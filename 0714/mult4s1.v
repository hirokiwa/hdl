==> flow/design.v <==
module mult4s1(ck, res, start, done, a, b, p);
    input ck;        
    input res;       
    input start;     
    output done;     
    input [3:0] a, b;
    output [7:0] p;
    reg done;
    reg [7:0] p;
    reg state;
    reg [7:0] a_reg;     
    reg [3:0] b_reg;     
    reg [1:0] cnt;       
    parameter   S0 = 1'b0,   
                S1 = 1'b1;   
    always @(posedge ck) begin
        if (res == 1'b1)
            state <= S0;
        else
            case (state)
                S0: begin
                    done <= 1'b0;
                    p <= 8'h00;
                    cnt <= 2'b00;
                    a_reg <= a;
                    b_reg <= b;
                    if (start == 1)
                        state <= S1;
                    else
                        state <= S0;
                end
                S1: begin
                    p <= p + (a_reg & { 8{b_reg[0]} });
                    a_reg <= {a_reg[6:0], 1'b0};
                    b_reg <= {1'b0, b_reg[3:1]};
                    cnt <= cnt + 2'b01;
                    if (cnt == 2'b11) begin
                        done <= 1'b1;
                        state <= S0;
                    end
                    else
                        state <= S1;
                end
                default:
                    state <= S0;
            endcase
    end
endmodule
[Tool chain data of mult4s1]
What the tools print for mult4s1, step after step.
Lines are those of the file above, counted from 1.
Cell names lack the library's common part.
A cell with n/a has no value.
Design
  top module: mult4s1
  clock: ck
  standard-cell library: sky130hd
  corner: tt_025C_1v80

[Word level]
Yosys after proc, flatten, opt, wreduce and memory -nomap, before mapping. Memory bits, and registers merged into a memory's read port (data or address), are not among the register bits. Print and check cells are not counted. Equal cells are merged and count once.
Bit counts
  register bits: 24
  input port bits: 11
Operators by class
  bitwise logic cells: 3
  muxes and demuxes: 9
  reduce/logical cells: 1
  $add $sub $neg: 2
  equality and inequality tests: 2
Operator list (number)
  parallel mux 8 bit (select 2 bit): 2
  adder 8 bit: 1
  bitwise AND 8 bit: 1
  parallel mux 4 bit (select 2 bit): 1
  parallel mux 2 bit (select 2 bit): 1
  parallel mux 1 bit (select 2 bit): 2
  two-way mux 1 bit: 3
  inverter 1 bit: 2
  adder 2 x 1 -> 2 bit with constant B: 1
  != test 2 x 1 -> 1 bit with constant B: 1
  equality test 2 bit with constant B: 1
  AND reduction 2 bit: 1

[Logic depth]
Depth = most cells in a row (Yosys ltp): at word level without a register or memory, in the mapped netlist without a sequential cell, where the memories' decode and read muxes count.
Logic depth
  word-level depth: 3
  ABC_AREA: 0
  mapped depth: 8

[Mapped cells and area]
The flow's flattened synthesis, as Yosys stat reports it; memories are mapped. The netlist is that of the ABC_AREA named above (0 if unset); the other value can give another one.
Totals and module areas in this step are rounded.
Synthesis totals
  buffers: 2
  mapped area: 1270 sq um
  cell count: 104
  flip-flop cells: 24
  area of sequential cells: 711 sq um
Cells by type (number)
  edfxtp_1: 23
  ha_1: 8
  and2_1: 12
  mux2_2: 6
  inv_1: 8
  a21oi_1: 5
  nor2b_1: 4
  nor3_1: 5
  dfxtp_1: 1
  fa_1: 1
  nand2_1: 4
  nor2_1: 4
  o21a_1: 2
  o31ai_1: 2
  a211oi_2: 1
  mux2i_1: 1
  nand3_1: 2
  o211a_1: 1
Not listed: further types 13, cells in them 14.

[Path before layout]
OpenSTA on the mapped netlist: ideal clock, no wires. The path of least setup slack (recovery checks aside). Input and output delay are each 20% of the period. Register names are those of the netlist, which keeps one name where synthesis merged equal registers.
Path after synthesis
  kind: flip-flop to flip-flop
  start: register b_reg[0]
  end: register p[7]
  arrival time: 1.736 ns
  period: 2.75 ns
  path buffers: 0
  required time: 2.618 ns
  path slack: 0.882 ns
  stages: 8
  library setup time: 0.132 ns
  delay of the path: 1.868 ns
  period reached after synthesis: 1.868 ns
"delay of the path" is the arrival time less input delay plus setup time.
"stages" counts driving pins, that of a launching flip-flop among them; a cell with two outputs on the path counts twice.
"period reached after synthesis" = period - worst setup slack (recovery checks aside). The figure is calculated, with input and output delays left at 20% of the set period.
Between the ends stands the longest chain of elaborated cells between them, by number of cells; it is not shown to be the way that was timed. Of several equally long chains one is given.
A line is the first line of the expression or statement that the cell stems from. Yosys adds cells for indexed reads and writes and turns some case tables into memories.
On the way, after synthesis
  cells stage by stage: edfxtp_1 > nand2_1 > inv_1 > ha_1 > a211oi_2 > nor3_1 > or4_1 > nand2_1
  cells in the longest elaborated chain: 3
  elaborated cells on any way between the ends: 3
  RTL lines with such cells: 2
  classes of those cells: add/sub (1); mux (1); logic (1)
RTL lines, path after synthesis
  start, declared: line 12  | reg [3:0] b_reg;
  start, assigned: line 26  | b_reg <= b;
  start, assigned: line 35  | b_reg <= {1'b0, b_reg[3:1]};
  bitwise AND 8 bit: line 33  | p <= p + (a_reg & { 8{b_reg[0]} });
  adder 8 bit: line 33
  parallel mux 8 bit (select 2 bit): line 20  | case (state)
  end, assigned: line 23  | p <= 8'h00;
  end, assigned: line 33
  end, declared: line 7  | output [7:0] p;

[Worst path after layout]
Path of least setup slack in the final report of entry A (OpenROAD, finished layout, wires in). Where an end is a register, its clock arrival counts in the times.
Path after layout
  kind: flip-flop to flip-flop
  start: register b_reg[0]
  end: register p[6]
  path slack: 1.23 ns
  path buffers: 0
  period: 3.34 ns
  arrival time: 2.13 ns
  required time: 3.35 ns
  stages: 9
  library setup time: 0.25 ns
Between the ends stands the longest chain of elaborated cells between them, by number of cells; it is not shown to be the way that was timed. Of several equally long chains one is given.
On the way, after layout
  cells stage by stage: edfxtp_1 > and2_1 > ha_1 > inv_1 > fa_1 > nor2b_1 > o31ai_1 > a21oi_1 > nor3b_1
  cells in the longest elaborated chain: 3
  elaborated cells on any way between the ends: 3
  RTL lines with such cells: 2
  classes of those cells: add/sub (1); mux (1); logic (1)
RTL lines, path after layout
  start, declared: line 12  | reg [3:0] b_reg;
  start, assigned: line 26  | b_reg <= b;
  start, assigned: line 35  | b_reg <= {1'b0, b_reg[3:1]};
  bitwise AND 8 bit: line 33  | p <= p + (a_reg & { 8{b_reg[0]} });
  adder 8 bit: line 33
  parallel mux 8 bit (select 2 bit): line 20  | case (state)
  end, assigned: line 23  | p <= 8'h00;
  end, assigned: line 33
  end, declared: line 7  | output [7:0] p;

Hand-over note for mult4s1

Settings and measured results of 2 stored flow runs for module mult4s1 (sky130hd), not sorted in any way. The constraints put input and output delay at 20% of the set period each and load the outputs with 0.01 pF.
By "achieved clock period" is meant the clock period of the run minus its worst setup slack. This is arithmetic on one report: input and output delays are still those of the set period (20% each).
"worst setup path time" is the time allowed to the run's worst setup path (the clock period less input and output delay, where it has them) less its slack. Clock arrival times count: a late capture clock shortens it, a late launch clock lengthens it.
By "power" is meant OpenSTA's value without simulated activity: inputs other than the clock are taken to toggle once in ten clock periods, and the tool carries that through the logic.
Values from the reports are rounded here.

Entry A
==> flow/run.sh <==
#!/bin/bash
# the make line also repeats the synthesis and layout settings of config.mk as NAME=value (left out here)
make -C /OpenROAD-flow-scripts/flow DESIGN_CONFIG=/design/flow/config.mk WORK_HOME=/design/flow/orfs CLKGATE_MAP_FILE= finish
==> flow/config.mk <==
export PLATFORM = sky130hd
export DESIGN_NAME = mult4s1
export DESIGN_NICKNAME = mult4s1
export VERILOG_FILES = /design/flow/design.v
export SDC_FILE = /design/flow/constraint.sdc
export NUM_CORES = 4
export LEC_CHECK = 0
export ABC_AREA = 0
export CAP_MARGIN = 20
export CELL_PAD_IN_SITES_GLOBAL_PLACEMENT = 3
export CORE_MARGIN = 2
export CORE_UTILIZATION = 17
export CTS_CLUSTER_DIAMETER = 394
export MIN_ROUTING_LAYER = met2
export PLACE_DENSITY = 0.82
export SLEW_MARGIN = 20
==> flow/constraint.sdc <==
create_clock -name core_clock -period 3.34 [get_ports {ck}]
set_input_delay 0.6680 -clock core_clock [delete_from_list [all_inputs] [get_ports {ck}]]
set_output_delay 0.6680 -clock core_clock [all_outputs]
set_load 0.01 [all_outputs]

==> results of entry A <==
chip area after synthesis (Yosys): 1270 sq um
die area: 8200 sq um
standard-cell area of the final layout: 1660 sq um
utilization: 22.9%
worst setup slack after layout: 1.23 ns
total negative slack: 0.000 ns
worst hold slack: 0.546 ns
power: 754 uW
achieved clock period: 2.111 ns
worst setup path time: 2.11 ns
worst setup path kind: flip-flop to flip-flop

Entry B
==> flow/run.sh <==
#!/bin/bash
# the make line also repeats the synthesis and layout settings of config.mk as NAME=value (left out here)
make -C /OpenROAD-flow-scripts/flow DESIGN_CONFIG=/design/flow/config.mk WORK_HOME=/design/flow/orfs CLKGATE_MAP_FILE= finish
==> flow/config.mk <==
export PLATFORM = sky130hd
export DESIGN_NAME = mult4s1
export DESIGN_NICKNAME = mult4s1
export VERILOG_FILES = /design/flow/design.v
export SDC_FILE = /design/flow/constraint.sdc
export NUM_CORES = 4
export LEC_CHECK = 0
export CAP_MARGIN = 10
export CORE_MARGIN = 2
export CORE_UTILIZATION = 23
export GPL_TIMING_DRIVEN = 1
export MIN_ROUTING_LAYER = met1
export PLACE_DENSITY = 0.51
export SETUP_SLACK_MARGIN = 0.44
export SLEW_MARGIN = 20
==> flow/constraint.sdc <==
create_clock -name core_clock -period 2.72 [get_ports {ck}]
set_input_delay 0.5440 -clock core_clock [delete_from_list [all_inputs] [get_ports {ck}]]
set_output_delay 0.5440 -clock core_clock [all_outputs]
set_load 0.01 [all_outputs]

==> results of entry B <==
chip area after synthesis (Yosys): 1270 sq um
die area: 6150 sq um
standard-cell area of the final layout: 1630 sq um
utilization: 30.0%
worst setup slack after layout: 0.609 ns
total negative slack: 0.000 ns
worst hold slack: 0.559 ns
power: 927 uW
achieved clock period: 2.111 ns
worst setup path time: 2.11 ns
worst setup path kind: flip-flop to flip-flop

End of note.
